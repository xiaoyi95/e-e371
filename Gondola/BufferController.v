==> flow/design.v <==
module BufferController(clk, rst, output_data, bits_used, record_bits, output_bits);
	input clk, rst;
	input record_bits, output_bits;
	output output_data;
	output reg [10:0] bits_used;
	reg boolean = 0;
	always @(posedge clk or posedge rst) begin
		if (rst) begin
			bits_used <= 11'b0;
			boolean <= 0;
		end else begin
			if (record_bits == 1 && output_bits != 1 && bits_used < 11'd1024) begin
				if (boolean == 1) begin
					bits_used <= bits_used + 1;
				end
				boolean <= ~boolean;
			end else if (record_bits != 1 && output_bits == 1 && bits_used > 12'b0) begin
				bits_used <= bits_used - 1'b1;
			end
		end
	end
	assign output_data = ( ((bits_used - 1) / 8) >> (((bits_used - 1) % 8)) ) & 8'b00000001;
endmodule
# [Reports on BufferController]
# What the tools print for BufferController, step after step.
# Lines are those of the file above, counted from 1.
# Cell names lack the library's common part.
# Not given: --
[design] design="BufferController" clock_port="clk" cell_library="sky130hd" lib_corner="tt_025C_1v80"

# [Word level]
# Source: Yosys, flattened and elaborated, memories not mapped. Widths are those after wreduce. Registers that Yosys merges into a memory's read port (data or address) are not register bits. Print and check cells do not count.
[word_totals] regBits=12 in_bits=4 output_inout_bits=12
[op_classes] add_sub_neg=3 compare=2 eq_ne=1 shifts=1 mux=3 bitwise=3 n_reduce_logical=6
[op_table] operator="two-way mux 11 bit" n=3
[op_table] operator=">> shifter 29 x 3 -> 1 bit" n=1
[op_table] operator="subtractor 11 x 1 -> 12 bit with constant B" n=1
[op_table] operator="adder 11 x 1 -> 11 bit with constant B" n=1
[op_table] operator="subtractor 11 x 1 -> 11 bit with constant B" n=1
[op_table] operator="greater-than comparator 11 x 1 -> 1 bit with constant B" n=1
[op_table] operator="less-than comparator 11 bit with constant B" n=1
[op_table] operator="logical AND 1 bit" n=4
[op_table] operator="inverter 1 bit" n=3
[op_table] operator="!= test 2 bit with constant B" n=1
[op_table] operator="AND reduction 2 bit" n=1
[op_table] operator="nonzero test 2 bit" n=1

# [Depth]
# Depth = most cells in a row (Yosys ltp): at word level without a register or memory, in the mapped netlist without a sequential cell, where the memories' decode and read muxes count.
[logic_depth] word_depth=5 ABC_AREA=0 ltp_mapped=8 mapped_depth_nobuf=8

# [Synthesis result]
# The flow's flattened synthesis, as Yosys stat reports it; memories are mapped. The netlist is that of the ABC_AREA named above (0 if unset); the other value can give another one.
[types] cell_type="dfrtp_1" n=12
[types] cell_type="ha_1" n=11
[types] cell_type="xnor2_1" n=9
[types] cell_type="mux2_2" n=4
[types] cell_type="nand2_1" n=10
[types] cell_type="a21oi_1" n=7
[types] cell_type="a2111oi_4" n=1
[types] cell_type="a221oi_4" n=1
[types] cell_type="inv_1" n=7
[types] cell_type="xor2_1" n=3
[types] cell_type="a21o_1" n=3
[types] cell_type="mux4_2" n=1
[types] cell_type="nand3b_1" n=3
[types] cell_type="fa_1" n=1
[types] cell_type="mux2i_1" n=2
[types] cell_type="o21ai_0" n=4
[types] cell_type="nor2_1" n=5
[types] cell_type="o311ai_0" n=2
# Other cell types: 19; their cells: 23.
[synth_totals] mapped_cells=109 synth_area_um2=1081.0 sequential_area_um2=300.3 ffs=12

# [Worst setup path after synthesis]
# Path of least setup slack by OpenSTA after synthesis, without wires, with an ideal clock, recovery checks aside; 20% of the period is set as input and as output delay. Where synthesis merged equal registers, the netlist keeps one of their names.
[synth_path] path_type="input to register" from="input port output_bits" to="register bits_used[10]" clock_period_ns=3.09 t_first_pin_ns=0.618 arrival_time_ns=2.619 required_time_ns=3.010 slack_ns=0.391 delay_ns=2.081 stages=8 path_buffers=0 period_less_setup_slack_ns=2.699
# "delay_ns" = arrival - input delay + setup time.
# "stages": output pins that drive a net of the path, with the launching flip-flop's if there is one; two outputs of one cell count as two.
# "period_less_setup_slack_ns" is the clock period less the worst setup slack; recovery checks do not enter. This is arithmetic on one report: input and output delays are still those of the set period (20% each).
# The rows between start and end are the longest chain of elaborated cells between them; the timing report does not say that the signal goes this way. Where chains are equally long, one stands for them.
# Each line given opens the expression or statement behind the cell; cells for indexed reads and writes are added by Yosys, which also makes memories of some case tables.
# At most two assigning lines are given for a register; there are more.
[synth_via] cell_sequence="inv_1 > nand3b_1 > fa_1 > a21o_1 > a221oi_4 > o221ai_2 > a2111oi_4 > xnor2_1" elab_chain_len=5
[synth_rtl] element="start, declared" line=3 source="input record_bits, output_bits;"
[synth_rtl] element="inverter 1 bit" line=12 source="if (record_bits == 1 && output_bits != 1 && bits_used < 11'd1024) begin"
[synth_rtl] element="logical AND 1 bit x2" line=12
[synth_rtl] element="nonzero test 2 bit"
[synth_rtl] element="AND reduction 2 bit"
[synth_rtl] element="end, assigned" line=14 source="bits_used <= bits_used + 1;"
[synth_rtl] element="end, assigned" line=18 source="bits_used <= bits_used - 1'b1;"
[synth_rtl] element="end, declared" line=5 source="output reg [10:0] bits_used;"

# [Path in the finished layout]
# From the final timing report of flow run A: the path of least setup slack in the routed layout; clock arrival at registers is part of the times.
[layout_path] path_type="register to output" from="register bits_used[2]" to="output port output_data" clock_period_ns=3.35 t_first_pin_ns=0.24 arrival_time_ns=2.56 required_time_ns=2.68 slack_ns=0.12 stages=7 path_buffers=1
# The rows between start and end are the longest chain of elaborated cells between them; the timing report does not say that the signal goes this way. Where chains are equally long, one stands for them.
# At most two assigning lines are given for a register; there are more.
[layout_via] cell_sequence="dfrtp_1 > nor4_2 > nand2_1 > xnor2_1 > mux4_2 > o22a_1 > clkdlybuf4s50_1" elab_chain_len=2
[layout_rtl] element="start, declared" line=5 source="output reg [10:0] bits_used;"
[layout_rtl] element="start, assigned" line=14 source="bits_used <= bits_used + 1;"
[layout_rtl] element="start, assigned" line=18 source="bits_used <= bits_used - 1'b1;"
[layout_rtl] element="subtractor 11 x 1 -> 12 bit" line=22 source="assign output_data = ( ((bits_used - 1) / 8) >> (((bits_used - 1) % 8)) ) & 8'b00000001;"
[layout_rtl] element=">> shifter 29 x 3 -> 1 bit" line=22
[layout_rtl] element="end, declared" line=4 source="output output_data;"

Data sheet: physical implementation of BufferController

Measured results for BufferController: 2 stored runs of the Yosys and OpenROAD flow on sky130hd. The settings differ; the order carries no meaning. The constraints put input and output delay at 20% of the set period each and load the outputs with 0.01 pF.
"worst_path_allowed_less_slack_ns" is the time allowed to the run's worst setup path (the clock period less input and output delay, where it has them) less its slack. Clock arrival times count: a late capture clock shortens it, a late launch clock lengthens it.
"final_power_w" is the tool's figure for a default switching activity; nothing was simulated.

[flow] flow run A: files
==> flow/run.sh <==
#!/bin/bash
# the make line also repeats the synthesis and layout settings of config.mk as NAME=value (left out here)
make -C /OpenROAD-flow-scripts/flow DESIGN_CONFIG=/design/flow/config.mk WORK_HOME=/design/flow/orfs CLKGATE_MAP_FILE= finish
==> flow/config.mk <==
export PLATFORM = sky130hd
export DESIGN_NAME = BufferController
export DESIGN_NICKNAME = BufferController
export VERILOG_FILES = /design/flow/design.v
export SDC_FILE = /design/flow/constraint.sdc
export NUM_CORES = 4
export LEC_CHECK = 0
export CAP_MARGIN = 20
export CELL_PAD_IN_SITES_GLOBAL_PLACEMENT = 2
export CORE_MARGIN = 2
export CORE_UTILIZATION = 24
export CTS_CLUSTER_DIAMETER = 194
export CTS_CLUSTER_SIZE = 88
export MAX_ROUTING_LAYER = met5
export PLACE_DENSITY_LB_ADDON = 0.26
export SLEW_MARGIN = 20
export TNS_END_PERCENT = 20
==> flow/constraint.sdc <==
create_clock -name core_clock -period 3.35 [get_ports {clk}]
set_input_delay 0.6700 -clock core_clock [delete_from_list [all_inputs] [get_ports {clk}]]
set_output_delay 0.6700 -clock core_clock [all_outputs]
set_load 0.01 [all_outputs]

[flow] flow run A: metrics
[metrics] design.die.area_um2 = 5057.3
[metrics] final_power_w = 0.001582
[metrics] yosys_chip_area_um2 = 1081.0
[metrics] worst_path_allowed_less_slack_ns = 2.56
[metrics] worstPathKind = register to output
[metrics] setup_tns_ns = 0.000
[metrics] utilization_pct = 31.1
[metrics] worst_hold_slack_ns = 0.517
[metrics] worstSetupSlack_ns = 0.121

[flow] flow run B: files
==> flow/run.sh <==
#!/bin/bash
# the make line also repeats the synthesis and layout settings of config.mk as NAME=value (left out here)
make -C /OpenROAD-flow-scripts/flow DESIGN_CONFIG=/design/flow/config.mk WORK_HOME=/design/flow/orfs CLKGATE_MAP_FILE= finish
==> flow/config.mk <==
export PLATFORM = sky130hd
export DESIGN_NAME = BufferController
export DESIGN_NICKNAME = BufferController
export VERILOG_FILES = /design/flow/design.v
export SDC_FILE = /design/flow/constraint.sdc
export NUM_CORES = 4
export LEC_CHECK = 0
export CAP_MARGIN = 20
export CORE_MARGIN = 2
export CORE_UTILIZATION = 40
export SETUP_SLACK_MARGIN = 0.6
export SLEW_MARGIN = 20
==> flow/constraint.sdc <==
create_clock -name core_clock -period 2.63 [get_ports {clk}]
set_input_delay 0.5260 -clock core_clock [delete_from_list [all_inputs] [get_ports {clk}]]
set_output_delay 0.5260 -clock core_clock [all_outputs]
set_load 0.01 [all_outputs]

[flow] flow run B: metrics
[metrics] design.die.area_um2 = 3134.3
[metrics] final_power_w = 0.002864
[metrics] yosys_chip_area_um2 = 1081.0
[metrics] worst_path_allowed_less_slack_ns = 2.04
[metrics] worstPathKind = register to output
[metrics] setup_tns_ns = 0.000
[metrics] utilization_pct = 71.9
[metrics] worst_hold_slack_ns = 0.515
[metrics] worstSetupSlack_ns = 0.067
